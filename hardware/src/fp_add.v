==> flow/design.v <==
`timescale 1ns / 1ps
module clz #(
             parameter DATA_W = 32 
             )
  (
   input [DATA_W-1:0]                data_in,
   output reg [$clog2(DATA_W+1)-1:0] data_out
   );
  localparam BIT_W = $clog2(DATA_W+1);
   integer                         i;
   always @* begin
      data_out = DATA_W[BIT_W-1:0];
      for (i=0; i < DATA_W; i=i+1) begin
         if (data_in[i]) begin
            data_out = (DATA_W[BIT_W-1:0] - i[BIT_W-1:0] - 1);
         end
      end
   end
endmodule
`timescale 1ns / 1ps
module fp_add #(
                parameter DATA_W = 32,
                parameter EXP_W = 8
                )
   (
    input                   clk,
    input                   rst,
    input                   start,
    output reg              done,
    input [DATA_W-1:0]      op_a,
    input [DATA_W-1:0]      op_b,
    output                  overflow,
    output                  underflow,
    output                  exception,
    output reg [DATA_W-1:0] res
    );
   localparam MAN_W = DATA_W-EXP_W;
   localparam BIAS = 2**(EXP_W-1)-1;
   localparam EXTRA = 3;
   localparam STICKY_BITS = 2*BIAS-1;
   reg comp;
   always @*
   begin
      comp = 1'b0;
      if(op_a[DATA_W-2 -: EXP_W] == op_b[DATA_W-2 -: EXP_W]) begin
         if(op_a[MAN_W-2:0] > op_b[MAN_W-2:0])
            comp = 1'b1;
      end
      if(op_a[DATA_W-2 -: EXP_W] > op_b[DATA_W-2 -: EXP_W])
         comp = 1'b1;      
   end
   wire [MAN_W-1:0]         A_Mantissa = comp? {1'b1, op_a[MAN_W-2:0]} : {1'b1, op_b[MAN_W-2:0]};
   wire [EXP_W-1:0]         A_Exponent = comp? op_a[DATA_W-2 -: EXP_W] : op_b[DATA_W-2 -: EXP_W];
   wire                     A_sign     = comp? op_a[DATA_W-1] : op_b[DATA_W-1];
   wire [MAN_W-1:0]         B_Mantissa = comp? {1'b1, op_b[MAN_W-2:0]} : {1'b1, op_a[MAN_W-2:0]};
   wire [EXP_W-1:0]         B_Exponent = comp? op_b[DATA_W-2 -: EXP_W] : op_a[DATA_W-2 -: EXP_W];
   wire                     B_sign     = comp? op_b[DATA_W-1] : op_a[DATA_W-1];
   reg                      A_sign_reg;
   reg [EXP_W-1:0]          A_Exponent_reg;
   reg [MAN_W-1:0]          A_Mantissa_reg;
   reg                      B_sign_reg;
   reg [EXP_W-1:0]          B_Exponent_reg;
   reg [MAN_W-1:0]          B_Mantissa_reg;
   reg                      done_int;
   always @(posedge clk) begin
      if (rst) begin
         A_sign_reg <= 1'b0;
         A_Exponent_reg <= {EXP_W{1'b0}};
         A_Mantissa_reg <= {MAN_W{1'b0}};
         B_sign_reg <= 1'b0;
         B_Exponent_reg <= {EXP_W{1'b0}};
         B_Mantissa_reg <= {MAN_W{1'b0}};
         done_int <= 1'b0;
      end else begin
         A_sign_reg <= A_sign;
         A_Exponent_reg <= A_Exponent;
         A_Mantissa_reg <= A_Mantissa;
         B_sign_reg <= B_sign;
         B_Exponent_reg <= B_Exponent;
         B_Mantissa_reg <= B_Mantissa;
         done_int <= start;
      end
   end
   wire [EXP_W-1:0]         diff_Exponent = A_Exponent_reg - B_Exponent_reg;
   wire [MAN_W+STICKY_BITS-1:0] B_Mantissa_in = {B_Mantissa_reg, {STICKY_BITS{1'b0}}} >> diff_Exponent;
   wire                     guard_bit = B_Mantissa_in[STICKY_BITS-1];
   wire                     round_bit = B_Mantissa_in[STICKY_BITS-2];
   wire                     sticky_bit = |B_Mantissa_in[STICKY_BITS-3:0];
   reg                      A_sign_reg2;
   reg [EXP_W-1:0]          A_Exponent_reg2;
   reg [MAN_W-1:0]          A_Mantissa_reg2;
   reg                      B_sign_reg2;
   reg [MAN_W-1:0]          B_Mantissa_reg2;
   reg                      guard_bit_reg;
   reg                      round_bit_reg;
   reg                      sticky_bit_reg;
   reg                      done_int2;
   always @(posedge clk) begin
      if (rst) begin
         A_sign_reg2 <= 1'b0;
         A_Exponent_reg2 <= {EXP_W{1'b0}};
         A_Mantissa_reg2 <= {MAN_W{1'b0}};
         B_sign_reg2 <= 1'b0;
         B_Mantissa_reg2 <= {MAN_W{1'b0}};
         guard_bit_reg <= 1'b0;
         round_bit_reg <= 1'b0;
         sticky_bit_reg <= 1'b0;
         done_int2 <= 1'b0;
      end else begin
         A_sign_reg2 <= A_sign_reg;
         A_Exponent_reg2 <= A_Exponent_reg;
         A_Mantissa_reg2 <= A_Mantissa_reg;
         B_sign_reg2 <= B_sign_reg;
         B_Mantissa_reg2 <= B_Mantissa_in[STICKY_BITS +: MAN_W];
         guard_bit_reg <= guard_bit;
         round_bit_reg <= round_bit;
         sticky_bit_reg <= sticky_bit;
         done_int2 <= done_int;
      end
   end
   wire [MAN_W:0]           Temp = (A_sign_reg2 ^ B_sign_reg2)? A_Mantissa_reg2 - B_Mantissa_reg2 : A_Mantissa_reg2 + B_Mantissa_reg2;
   wire                     carry = Temp[MAN_W];
   reg                      A_sign_reg3;
   reg [EXP_W-1:0]          A_Exponent_reg3;
   reg [MAN_W+EXTRA-1:0]    Temp_reg;
   reg                      carry_reg;
   reg                      done_int3;
   always @(posedge clk) begin
      if (rst) begin
         A_sign_reg3 <= 1'b0;
         A_Exponent_reg3 <= {EXP_W{1'b0}};
         Temp_reg <= {(MAN_W+EXTRA){1'b0}};
         carry_reg <= 1'b0;
         done_int3 <= 1'b0;
      end else begin
         A_sign_reg3 <= A_sign_reg2;
         A_Exponent_reg3 <= A_Exponent_reg2;
         Temp_reg <= {Temp[MAN_W-1:0], guard_bit_reg, round_bit_reg, sticky_bit_reg};
         carry_reg <= carry;
         done_int3 <= done_int2;
      end
   end
   wire [$clog2(MAN_W+EXTRA+1)-1:0] lzc;
   clz #(
         .DATA_W(MAN_W+EXTRA)
         )
   clz0
     (
      .data_in  (Temp_reg),
      .data_out (lzc)
      );
   wire [MAN_W+EXTRA-1:0]   Temp_Mantissa = carry_reg? {1'b1, Temp_reg[MAN_W+EXTRA-1:1]} : Temp_reg << lzc;
   wire [EXP_W-1:0]         exp_adjust = carry_reg? A_Exponent_reg3 + 1'b1 : A_Exponent_reg3 - {{EXTRA{1'b0}},lzc};
   reg                      A_sign_reg4;
   reg [EXP_W-1:0]          exp_adjust_reg;
   reg [MAN_W+EXTRA-1:0]    Temp_Mantissa_reg;
   reg                      done_int4;
   always @(posedge clk) begin
      if (rst) begin
         A_sign_reg4 <= 1'b0;
         exp_adjust_reg <= {EXP_W{1'b0}};
         Temp_Mantissa_reg <= {(MAN_W+EXTRA){1'b0}};
         done_int4 <= 1'b0;
      end else begin
         A_sign_reg4 <= A_sign_reg3;
         exp_adjust_reg <= exp_adjust;
         Temp_Mantissa_reg <= {Temp_Mantissa[MAN_W+EXTRA-1:1], Temp_Mantissa[0] | Temp_reg[0]};
         done_int4 <= done_int3;
      end
   end
   wire [MAN_W-1:0]         Temp_Mantissa_rnd;
   wire [EXP_W-1:0]         exp_adjust_rnd;
   round #(
           .DATA_W (MAN_W),
           .EXP_W  (EXP_W)
           )
   round0
     (
      .exponent     (exp_adjust_reg),
      .mantissa     (Temp_Mantissa_reg),
      .exponent_rnd (exp_adjust_rnd),
      .mantissa_rnd (Temp_Mantissa_rnd)
      );
   wire [MAN_W-2:0]         Mantissa = Temp_Mantissa_rnd[MAN_W-2:0];
   wire [EXP_W-1:0]         Exponent = exp_adjust_rnd;
   wire                     Sign = A_sign_reg4;
   wire [DATA_W-1:0]        res_in  = {Sign, Exponent, Mantissa};
   wire                     done_in = done_int4;
   always @(posedge clk) begin
      if (rst) begin
         res <= {DATA_W{1'b0}};
         done <= 1'b0;
      end else begin
         res <= res_in;
         done <= done_in;
      end
   end
   assign overflow = 1'b0;
   assign underflow = 1'b0;
   assign exception = 1'b0;
endmodule
`timescale 1ns / 1ps
module round #(
               parameter DATA_W = 24,
               parameter EXP_W = 8
               )
  (
   input [EXP_W-1:0]    exponent,
   input [DATA_W+3-1:0] mantissa,
   output [EXP_W-1:0]   exponent_rnd,
   output [DATA_W-1:0]  mantissa_rnd
   );
   wire                 round = ~mantissa[2]? 1'b0:
                                ~|mantissa[1:0] & ~mantissa[3]? 1'b0: 1'b1;
   wire [DATA_W-1:0]    mantissa_rnd_int = round? mantissa[DATA_W+3-1:3] + 1'b1: mantissa[DATA_W+3-1:3];
   wire [$clog2(DATA_W)-1:0] lzc;
   clz #(
         .DATA_W(DATA_W)
         )
   clz0
     (
      .data_in  (mantissa_rnd_int),
      .data_out (lzc)
      );
   assign mantissa_rnd = mantissa_rnd_int << lzc;
   assign exponent_rnd = exponent - {{(EXP_W-$clog2(DATA_W)){1'b0}},lzc};
endmodule
# From RTL to reports: fp_add
# The steps from the RTL of fp_add to its reports follow in flow order.
# Lines are those of the file above, counted from 1.
# Cell names lack the library's common part.
# The mark -- stands for no value.
# inputs
design	fp_add
clock	clk
library	sky130hd
lib_corner	tt_025C_1v80

# Word level
# Yosys after proc, flatten, opt, wreduce and memory -nomap, before mapping. Enables and synchronous resets that opt folds into registers are not counted as muxes. Memory bits, and registers merged into a memory's read port (data or address), are not among the register bits. Print and check cells are not counted. Equal cells are merged and count once.
# word_totals
reg_bits	237
input_bits	67
wordCells	113
# classes
n_shift	3
n_logic	4
eq_ne	1
addsub	7
n_mux	66
n_cmp	2
n_reduce_logical	3
# ops
cell	n
>> shifter 277 x 8 -> 277 bit	1
OR reduction 251 bit	1
2-to-1 mux 5 bit	39
2-to-1 mux 23 bit	2
2-to-1 mux 4 bit	9
<< shifter 27 x 5 -> 27 bit	1
2-to-1 mux 27 bit	1
adder 24 x 24 -> 25 bit	1
subtractor 24 x 24 -> 25 bit	1
2-to-1 mux 25 bit	1
adder 24 x 1 -> 24 bit with constant B	1
<< shifter 24 x 5 -> 23 bit	1
2-to-1 mux 24 bit	1
2-to-1 mux 8 bit	3
greater-than comparator 23 bit	1
subtractor 8 x 5 -> 8 bit	2
adder 8 x 1 -> 8 bit with constant B	1
subtractor 8 bit	1
greater-than comparator 8 bit	1
equality test 8 bit	1
2-to-1 mux 1 bit	8
2-to-1 mux 2 bit	2
OR reduction 2 bit	1
AND 1 bit	1
bitwise OR 1 bit	1
bitwise XOR 1 bit	1
NOT 1 bit	1
zero test 1 bit	1

# Logic depth
# Depth = most cells in a row (Yosys ltp): at word level without a register or memory, in the mapped netlist without a sequential cell, where the memories' decode and read muxes count.
# logic_depth
ltp_word	31
abc_area	0
depth_mapped	23
ltp_nobuf	20

# After synthesis
# Yosys stat after the flow's synthesis: flattened, memories mapped to cells. It holds for the ABC_AREA given above (unset counts as 0); a run with the other value may have another netlist.
# The area totals of this step are shown rounded.
# synth_totals
sequential_area_mm2	0.00472
cells	2013
flip_flops	236
buffers	142
area_mm2	0.0163
# by_type
cell	n	area_total_um2
dfxtp_1	236	4.72E+03
mux2i_1	114	1.14E+03
ha_1	77	963.424
nand2_1	178	668.141
nor2_1	175	656.88
a21oi_1	98	490.47
o21ai_0	95	475.456
nor2b_1	72	450.432
xnor2_1	51	446.678
nor3_1	82	410.394
mux4_2	17	382.867
nand3_1	68	340.326
clkbuf_1	87	326.563
inv_1	78	292.781
o211ai_1	39	292.781
xor2_1	29	253.994
a21o_1	32	240.23
o2111ai_1	25	218.96
# Other cell types: 76; their cells: 460.
# The figures by module come from a second, unflattened synthesis with its own total; it is not the netlist above.
# hier_totals
hier_cells	1998
area_unflattened_mm2	0.0164
# Rows give one instance, submodules left out.
# modules
mod	instances	n_cells	mod_seq_area_mm2	area_mm2
fp_add	1	1501	0.00472	0.0133
round	1	398	0	0.0026
clz (DATA_W=27)	1	51	0	0.000278
clz (DATA_W=24)	1	48	0	0.000265

# Worst setup path after synthesis
# OpenSTA on the mapped netlist: ideal clock, no wires. The path of least setup slack (recovery checks aside). Input and output delay are each 20% of the period. Register names are those of the netlist, which keeps one name where synthesis merged equal registers.
# synth_path
path_kind	input to register
from	input op_b[1]
to	register A_Exponent_reg[0]
in_delay_ps	1700
path_delay_ps	2709
path_slack_ps	4091
clock_period_ps	8500
t_arrival_ps	4335
path_stages	14
setup_ps	74
t_required_ps	8426
period_less_setup_slack_ps	4409
# "path_delay_ps" = arrival - input delay + setup time.
# "path_stages" counts driving pins, that of a launching flip-flop among them; a cell with two outputs on the path counts twice.
# "period_less_setup_slack_ps" = period - worst setup slack (recovery checks aside). The figure is calculated, with input and output delays left at 20% of the set period.
# Between the ends stands the longest chain of elaborated cells between them, by number of cells; it is not shown to be the way that was timed. Of several equally long chains one is given.
# Each line given opens the expression or statement behind the cell; cells for indexed reads and writes are added by Yosys, which also makes memories of some case tables.
# synth_via
path_cell_list	inv_1 ha_1 nor2b_1 o21a_1 o21a_1 o21a_1 o21a_1 o21ai_0 a21oi_1 o31ai_1 a21oi_1 a31oi_1 clkbuf_1 mux2i_1
elab_chain_len	5
# synth_rtl
item	line	text
start, declared	31	input [DATA_W-1:0]      op_b,
greater-than comparator 23 bit	46	if(op_a[MAN_W-2:0] > op_b[MAN_W-2:0])
2-to-1 mux 1 bit	46
2-to-1 mux 1 bit	45	if(op_a[DATA_W-2 -: EXP_W] == op_b[DATA_W-2 -: EXP_W]) begin
2-to-1 mux 1 bit	49	if(op_a[DATA_W-2 -: EXP_W] > op_b[DATA_W-2 -: EXP_W])
2-to-1 mux 8 bit	53	wire [EXP_W-1:0]         A_Exponent = comp? op_a[DATA_W-2 -: EXP_W] : op_b[DATA_W-2 -: EXP_W];
end, assigned	68	A_Exponent_reg <= {EXP_W{1'b0}};
end, assigned	76	A_Exponent_reg <= A_Exponent;
end, declared	59	reg [EXP_W-1:0]          A_Exponent_reg;

# Path in the finished layout
# From the final timing report of job 1: the path of least setup slack in the routed layout; clock arrival at registers is part of the times.
# The report prints the path's times to 10 ps; the period is as set.
# layout_path
path_kind	register to register
from	register A_Exponent_reg[0]
to	register sticky_bit_reg
t_arrival_ps	5170
clock_period_ps	5580
path_stages	15
t_required_ps	6020
path_slack_ps	840
setup_ps	140
# Between the ends stands the longest chain of elaborated cells between them, by number of cells; it is not shown to be the way that was timed. Of several equally long chains one is given.
# layout_via
path_cell_list	dfxtp_1 inv_1 ha_1 inv_1 fa_1 buf_4 mux4_2 mux2i_1 and3_1 o2111ai_1 o41ai_2 buf_4 nor3b_1 a32o_1 a21oi_1
elab_chain_len	3
# layout_rtl
item	line	text
start, declared	59	reg [EXP_W-1:0]          A_Exponent_reg;
start, assigned	68	A_Exponent_reg <= {EXP_W{1'b0}};
start, assigned	76	A_Exponent_reg <= A_Exponent;
subtractor 8 bit	84	wire [EXP_W-1:0]         diff_Exponent = A_Exponent_reg - B_Exponent_reg;
>> shifter 277 x 8 -> 277 bit	85	wire [MAN_W+STICKY_BITS-1:0] B_Mantissa_in = {B_Mantissa_reg, {STICKY_BITS{1'b0}}} >> diff_Exponent;
OR reduction 251 bit	88	wire                     sticky_bit = |B_Mantissa_in[STICKY_BITS-3:0];
end, assigned	107	sticky_bit_reg <= 1'b0;
end, assigned	117	sticky_bit_reg <= sticky_bit;
end, declared	96	reg                      sticky_bit_reg;

# Flow measurements of fp_add on sky130hd: 2 stored runs with different settings, listed in no order. Input and output delays are each 20% of the period that was set; the output load is 0.01 pF.
# "clock_period_reached_ps" = clock period - worst setup slack. The figure is calculated, with input and output delays left at 20% of the set period.
# "worst_path_allowed_less_slack_ps" means the part of the period allowed to the worst setup path (the constraints hold back 20% at inputs and 20% at outputs) less its slack; where the path has registers, the arrival times of their clocks count too.
# "worst_path_allowed_less_slack_ps" is given in steps of 10 ps.
# Measured values are rounded.
# Among the settings, -- means not set for that run.
setting or result,job 1,job 2
period_ns,5.58,3.34
CORE_UTILIZATION,22,54
SETUP_SLACK_MARGIN,0.42,0.49
PLACE_DENSITY_LB_ADDON,0.25,--
CORE_ASPECT_RATIO,1.9,0.65
CELL_PAD_IN_SITES_DETAIL_PLACEMENT,0,--
GPL_TIMING_DRIVEN,1,--
CAP_MARGIN,20,20
CORE_MARGIN,2,2
SLEW_MARGIN,20,20
PLACE_DENSITY,--,0.57
TNS_END_PERCENT,--,65
GPL_ROUTABILITY_DRIVEN,--,0
CTS_CLUSTER_SIZE,--,23
worst_setup_slack_ps,844,-424
finish.stdcell_area_mm2,0.0191,0.0249
hold_ws_ps,434,438
finalUtil_frac,0.261,0.836
clock_period_reached_ps,4736,3764
worst_path_allowed_less_slack_ps,4740,3760
timing.worst_path_kind,register to register,register to register
ys_area_mm2,0.0163,0.0163
total_die_area_mm2,0.0763,0.0316
